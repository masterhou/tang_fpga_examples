==> flow/design.v <==
module lcd_sync
#(
	parameter IMG_W = 100,   
	parameter IMG_H = 100,   
	parameter IMG_X = 0,
	parameter IMG_Y = 0
)
(
	input wire clk,
	input wire rest_n,
	output wire lcd_clk,
	output wire lcd_pwm,
	output wire lcd_hsync, 
	output wire lcd_vsync, 
	output wire lcd_de,
	output wire [10:0] hsync_cnt,
	output wire [10:0] vsync_cnt,
	output wire img_ack,
	output wire [15:0]addr
	);
	localparam TFT_H = 800;   
	localparam TFT_V = 480;   
	localparam thb = 256;
	localparam th = 1056 + thb;
	localparam tvb = 45;
	localparam tv = 525 + tvb;
	reg [10:0] counter_hs;
	reg [10:0] counter_vs;
	always@(posedge clk)begin
	if(rest_n == 1'b0)begin
		counter_hs <= 0;
		counter_vs <= 0;
	end
	else begin
	if(counter_hs == th	)begin
		if(counter_vs == tv)
			counter_vs <= 0;
		else
			counter_vs <= counter_vs + 1;
			counter_hs <= 0;
	end
	else
		counter_hs <= counter_hs + 1;
	end	
	end
	reg [10:0]img_hbegin = 0;    
	reg [10:0]img_vbegin = 0;    
	assign lcd_clk = (rest_n == 1) ? clk : 1'b0;
	assign lcd_pwm = (rest_n == 1) ? 1'b1 : 1'b0;
	assign lcd_hsync = (counter_hs >= (thb+4) && counter_hs < (th-5)) ? 0 : 1;
	assign lcd_vsync = (counter_vs >= (tvb+2) && counter_vs < (tv-5)) ? 0 : 1;
	assign lcd_de = (counter_hs >= thb && counter_hs <= th && counter_vs >= tvb  && counter_vs < tv) ? 1 : 0;
 	assign hsync_cnt = counter_hs;
 	assign vsync_cnt = counter_vs;
	assign img_ack = lcd_de &&
	((counter_hs - thb) >= IMG_X && (counter_hs - thb) < (IMG_X + IMG_W)) && 
	((counter_vs - tvb) >= IMG_Y && (counter_vs - tvb) < (IMG_Y + IMG_H))?1'b1:1'b0;
 	reg [15:0]read_addr;              
 	assign addr = read_addr;
 	 always@(posedge clk or negedge rest_n)
     begin
         if(!rest_n)
             read_addr <= 16'd0;
         else if(img_ack)
             read_addr <= (counter_hs - IMG_X - thb) + (counter_vs - IMG_Y - tvb)*IMG_W;
         else
             read_addr <= 16'd0;  
     end
endmodule
[Step by step through the tools: lcd_sync]
The steps from the RTL of lcd_sync to its reports follow in flow order.
Lines are those of the file above, counted from 1.
Operators: Yosys type, input widths -> output width; for muxes data width and select width s.
A cell with n/a has no value.
Set-up
  design top: lcd_sync
  clock: clk
  cell library: sky130hd
  library corner: tt_025C_1v80

[After elaboration]
Counts by Yosys on the flattened word-level netlist (proc, flatten, opt, wreduce; memories kept). Register bits leave out memories and registers merged into their read ports (data or address); mux counts leave out enables and synchronous resets folded into registers. Print and check cells are left out.
Word-level totals
  cells after elaboration: 44
  output and inout bits: 44
  register bits: 38
  input port bits: 2
Operators by class
  eq/ne operators: 2
  bitwise operators: 1
  multipliers: 1
  multiplexer cells: 8
  $lt $le $gt $ge: 12
  reductions and logical operators: 10
  add/subtract/negate cells: 7
Operators by type and width (count)
  $mul 32x5->14 const B: 1
  $ge 32x1->1 const B: 2
  $lt 32x7->1 const B: 2
  $sub 11x6->12 const B: 2
  $sub 11x9->12 const B: 2
  $add 11x1->11 const B: 2
  $lt 11x10->1 const B: 2
  $ge 11x6->1 const B: 2
  $ge 11x9->1 const B: 2
  $add 16x16->16: 1
  $mux 16: 1
  $eq 11x10->1 const B: 1
  $le 11x11->1 const B: 1
  $lt 11x11->1 const B: 1
  $eq 11x11->1 const B: 1
  $mux 11: 1
  $logic_and 1x1->1: 9
  $mux 1: 6
  $reduce_or 2->1: 1
  $not 1->1: 1

[Logic depth]
Yosys ltp: most cells in a row. Word level: on the elaborated netlist, between registers, memories and ports. Mapped: between sequential cells and ports; inverters and the memories' decode and read muxes count.
Logic depth
  depth after elaboration: 9
  ABC_AREA: 0
  depth in mapped cells: 25
  depth with buffers taken out: 24

[Netlist]
The flow's flattened synthesis, as Yosys stat reports it; memories are mapped. The netlist is that of the ABC_AREA named above (0 if unset); the other value can give another one.
Cell types
  sky130_fd_sc_hd__ha_1: count 57, area in all 713.184 um^2
  sky130_fd_sc_hd__dfxtp_1: count 22, area in all 440.422 um^2
  sky130_fd_sc_hd__dfrtp_1: count 16, area in all 400.384 um^2
  sky130_fd_sc_hd__xnor2_1: count 31, area in all 271.51 um^2
  sky130_fd_sc_hd__nor2_1: count 50, area in all 187.68 um^2
  sky130_fd_sc_hd__xor2_1: count 21, area in all 183.926 um^2
  sky130_fd_sc_hd__inv_1: count 48, area in all 180.173 um^2
  sky130_fd_sc_hd__fa_1: count 8, area in all 160.154 um^2
  sky130_fd_sc_hd__a21oi_1: count 23, area in all 115.11 um^2
  sky130_fd_sc_hd__o21ai_0: count 19, area in all 95.091 um^2
  sky130_fd_sc_hd__nand2_1: count 24, area in all 90.086 um^2
  sky130_fd_sc_hd__a21o_1: count 7, area in all 52.55 um^2
  sky130_fd_sc_hd__nand3_1: count 10, area in all 50.048 um^2
  sky130_fd_sc_hd__buf_6: count 4, area in all 45.043 um^2
  sky130_fd_sc_hd__o21a_1: count 6, area in all 45.043 um^2
  sky130_fd_sc_hd__clkbuf_8: count 3, area in all 41.29 um^2
  sky130_fd_sc_hd__nand2b_1: count 5, area in all 31.28 um^2
  sky130_fd_sc_hd__nor3_1: count 6, area in all 30.029 um^2
Not listed: further types 38, cells in them 62.
Synthesis totals
  mapped flip-flops: 38
  sequential area: 840.8 um^2
  buffers: 13
  cells in the netlist: 422
  synthesis area: 3612.2 um^2

Add stored flow runs of lcd_sync

Record of 2 stored runs of the RTL-to-layout flow on lcd_sync, platform sky130hd. The runs are unordered. Constraints: input delay and output delay 20% of the set period each, output load 0.01 pF.
"achieved clock period (ns)": clock period set for the run, less the worst setup slack. It is reckoned from that one timing run; input and output delays stay at 20% of the period that was set.
"worst setup path time (ns)" = time allowed to the worst setup path (clock period - input delay - output delay, where it has them) - its slack; a late launch clock adds to it, a late capture clock takes from it.
"finish__power__total" rests on the timing tool's default activity at the inputs, not on a simulated workload.

settings of run A
{
  "period_ns": 4.76,
  "CORE_UTILIZATION": 40,
  "SETUP_SLACK_MARGIN": 1.01,
  "PLACE_DENSITY": 0.9,
  "CORE_ASPECT_RATIO": 0.53,
  "CELL_PAD_IN_SITES_DETAIL_PLACEMENT": 2,
  "CTS_CLUSTER_DIAMETER": 69,
  "MIN_ROUTING_LAYER": "met1",
  "CAP_MARGIN": 20,
  "CORE_MARGIN": 2,
  "SLEW_MARGIN": 20
}
report of run A: did not finish, cts, DPL-0033

settings of run B
{
  "period_ns": 5.71,
  "CORE_UTILIZATION": 46,
  "SETUP_SLACK_MARGIN": 0.41,
  "PLACE_DENSITY_LB_ADDON": 0.26,
  "HOLD_SLACK_MARGIN": 0.02,
  "CORE_MARGIN": 9,
  "GPL_TIMING_DRIVEN": 0,
  "GPL_ROUTABILITY_DRIVEN": 1,
  "CTS_CLUSTER_DIAMETER": 103,
  "CAP_MARGIN": 30,
  "SLEW_MARGIN": 35
}
report of run B
yosys chip area after synthesis (um^2): 3612.2
finish__design__die__area: 11366.8
finish__design__instance__area__stdcell: 4418.0
finish__design__instance__utilization: 0.5932
finish__timing__setup__ws: 0.711
finish__timing__setup__tns: 0.000
finish__timing__hold__ws: 0.534
finish__power__total: 5.843e-04
achieved clock period (ns): 4.999
worst setup path time (ns): 5.00
worst setup path kind: flip-flop to flip-flop
